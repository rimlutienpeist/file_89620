==> flow/design.v <==
module RevCounter( 
  input wire clk,
  input wire rst,
  input wire s,
  output reg [15:0] cnt=0,
  output wire Rc
);
  always @(posedge clk) begin
    if (rst) begin
      cnt <= 16'h0;
    end else if (!s) begin
      if (cnt == 16'h0) begin
        cnt <= 16'hFFFF;
      end else begin
        cnt <= cnt - 1;
      end
    end else begin
      if (cnt == 16'hFFFF) begin
        cnt <= 16'h0;
      end else begin
        cnt <= cnt + 1;
      end
    end
  end
  assign Rc = (s & (cnt == 16'hFFFF)) | (!s & (cnt == 16'h0));
endmodule
* Tool chain data of RevCounter
Tool output for the design above, in the order of the flow. Line numbers count from 1 in the design file above. Operators carry their Yosys type and port widths (W data, S select, Z words). Library cell names are shortened. Not given: n/a
Set-up: top RevCounter, clock port clk, library sky130hd, library corner tt_025C_1v80

* Word level
Yosys after proc, flatten, opt, wreduce and memory -nomap, before mapping. Enables and synchronous resets that opt folds into registers are not counted as muxes. Memory bits, and registers merged into a memory's read port (data or address), are not among the register bits. Print and check cells are not counted. Equal cells are merged and count once.
Storage and ports: register bits 16, input port bits 3, output and inout port bits 17, cells after elaboration 12
Cells by class: add/sub/neg operators 2, equality and inequality tests 1, muxes and demuxes 3, bitwise operators 3, reductions and logical operators 2
Operators by type and width (count):
- $mux W16 | 3
- $add A16 B1 Y16 const B | 1
- $sub A16 B1 Y16 const B | 1
- $eq A16 B16 Y1 const B | 1
- $logic_not A16 Y1 | 1
- $and A1 B1 Y1 | 2
- $or A1 B1 Y1 | 1
- $logic_not A1 Y1 | 1

* Longest topological paths
Longest topological path by Yosys (ltp), each cell counted once; first at word level (registers and memories cut), then after technology mapping (sequential cells cut; the memories' decode and read muxes count).
Depth: depth in word-level cells 3, ABC_AREA 0, mapped depth 7, depth with buffers taken out 7

* After synthesis
Yosys stat after the flow's synthesis: flattened, memories mapped to cells. It holds for the ABC_AREA given above (unset counts as 0); a run with the other value may have another netlist. The area totals of this step are shown rounded.
Mapped netlist: standard cells after synthesis 175, chip area (Yosys) 1360 µm², sequential part of the area 320 µm², flip-flops 16, buffers 16
Cells by type:
- dfxtp_1 | count 16, area in all 320.307 µm²
- nor2_1 | count 18, area in all 67.565 µm²
- nand2_1 | count 17, area in all 63.811 µm²
- nor4_4 | count 3, area in all 63.811 µm²
- xnor2_1 | count 6, area in all 52.55 µm²
- nand4_1 | count 8, area in all 50.048 µm²
- a21oi_1 | count 9, area in all 45.043 µm²
- nand3_1 | count 8, area in all 40.038 µm²
- ha_1 | count 3, area in all 37.536 µm²
- nand4_2 | count 3, area in all 37.536 µm²
- buf_2 | count 7, area in all 35.034 µm²
- o21ai_0 | count 6, area in all 30.029 µm²
- a211o_1 | count 3, area in all 26.275 µm²
- xor2_1 | count 3, area in all 26.275 µm²
- nor3_1 | count 5, area in all 25.024 µm²
- nor4_1 | count 4, area in all 25.024 µm²
- buf_6 | count 2, area in all 22.522 µm²
- o31ai_1 | count 3, area in all 22.522 µm²
Other cell types: 34; their cells: 51.

* Timing after synthesis
Path of least setup slack by OpenSTA after synthesis, without wires, with an ideal clock, recovery checks aside; 20% of the period is set as input and as output delay. Where synthesis merged equal registers, the netlist keeps one of their names.
Timing after synthesis: path kind register to output, from register cnt[0], to output Rc, clock period 2710 ps, launch time at the first pin 0 ps, data arrival time 1644 ps, data required time 2168 ps, slack 524 ps, delay of the path 1644 ps, driving pins on the path 7, synthesis period reached 2186 ps
"delay of the path" is the arrival time less input delay plus setup time. A path that ends at an output port has no setup time. "driving pins on the path": output pins that drive a net of the path, with the launching flip-flop's if there is one; two outputs of one cell count as two. "synthesis period reached" is the clock period less the worst setup slack; recovery checks do not enter. This is arithmetic on one report: input and output delays are still those of the set period (20% each). The rows between start and end are the longest chain of elaborated cells between them; the timing report does not say that the signal goes this way. Where chains are equally long, one stands for them. Each line given opens the expression or statement behind the cell; cells for indexed reads and writes are added by Yosys, which also makes memories of some case tables. At most two assigning lines are given for a register; there are more.
Between the ends, after synthesis: cells stage by stage dfxtp_1 -> inv_1 -> ha_1 -> nor3b_1 -> nand4_2 -> and2_4 -> a21oi_1, length of the longest elaborated chain 3
RTL lines, path after synthesis:
- start, declared | line 5 | output reg [15:0] cnt=0,
- start, assigned | line 15 | cnt <= cnt - 1;
- start, assigned | line 21 | cnt <= cnt + 1;
- $eq A16 B16 Y1 | line 25 | assign Rc = (s & (cnt == 16'hFFFF)) | (!s & (cnt == 16'h0));
- $and A1 B1 Y1 | line 25
- $or A1 B1 Y1 | line 25
- end, declared | line 6 | output wire Rc

* Path in the finished layout
From the final timing report of entry A: the path of least setup slack in the routed layout; clock arrival at registers is part of the times. The path's times are printed in steps of 10 ps; the period is the one set.
Timing post-layout: path kind register to output, from register cnt[0], to output Rc, clock period 1310 ps, launch time at the first pin 260 ps, data arrival time 1580 ps, data required time 1050 ps, slack -530 ps, driving pins on the path 8
The rows between start and end are the longest chain of elaborated cells between them; the timing report does not say that the signal goes this way. Where chains are equally long, one stands for them. At most two assigning lines are given for a register; there are more.
Between the ends, post-layout: cells stage by stage dfxtp_4 -> inv_4 -> ha_4 -> nor3b_4 -> nand4_2 -> and2_4 -> a21oi_2 -> buf_2, length of the longest elaborated chain 3
RTL lines, path post-layout:
- start, declared | line 5 | output reg [15:0] cnt=0,
- start, assigned | line 15 | cnt <= cnt - 1;
- start, assigned | line 21 | cnt <= cnt + 1;
- $eq A16 B16 Y1 | line 25 | assign Rc = (s & (cnt == 16'hFFFF)) | (!s & (cnt == 16'h0));
- $and A1 B1 Y1 | line 25
- $or A1 B1 Y1 | line 25
- end, declared | line 6 | output wire Rc

Top module RevCounter; platform sky130hd; tools Yosys and OpenROAD; 2 stored runs in no particular order. Input and output delays are each 20% of the period that was set; the output load is 0.01 pF.
"achieved clock period": clock period set for the run, less the worst setup slack. It is reckoned from that one timing run; input and output delays stay at 20% of the period that was set.
"worst setup path time" = time allowed to the worst setup path (clock period - input delay - output delay, where it has them) - its slack; a late launch clock adds to it, a late capture clock takes from it.
"power" rests on the timing tool's default activity at the inputs, not on a simulated workload.
"worst setup path time" is given in steps of 10 ps.
Values from the reports are rounded here.
[entry A] settings: period_ns=1.31, CORE_UTILIZATION=16, PLACE_DENSITY_LB_ADDON=0.15, CELL_PAD_IN_SITES_GLOBAL_PLACEMENT=2, TNS_END_PERCENT=90, CTS_CLUSTER_DIAMETER=194, SLEW_MARGIN=35, MAX_ROUTING_LAYER=met5, CAP_MARGIN=20, CORE_MARGIN=2
[entry A] result: chip area after synthesis (Yosys) 1360 µm², die area 9250 µm², standard-cell area of the final layout 2490 µm², worst setup slack after layout -529 ps, total negative slack -5120 ps, worst hold slack 576 ps, power 3660 µW, achieved clock period 1839 ps, worst setup path time 1580 ps, worst setup path kind register to output
[entry B] settings: period_ns=1.34, CAP_MARGIN=20, CORE_MARGIN=2, CORE_UTILIZATION=40, SLEW_MARGIN=20
[entry B] result: chip area after synthesis (Yosys) 1360 µm², die area 3880 µm², standard-cell area of the final layout 2500 µm², worst setup slack after layout -564 ps, total negative slack -5860 ps, worst hold slack 596 ps, power 3620 µW, achieved clock period 1904 ps, worst setup path time 1640 ps, worst setup path kind register to output
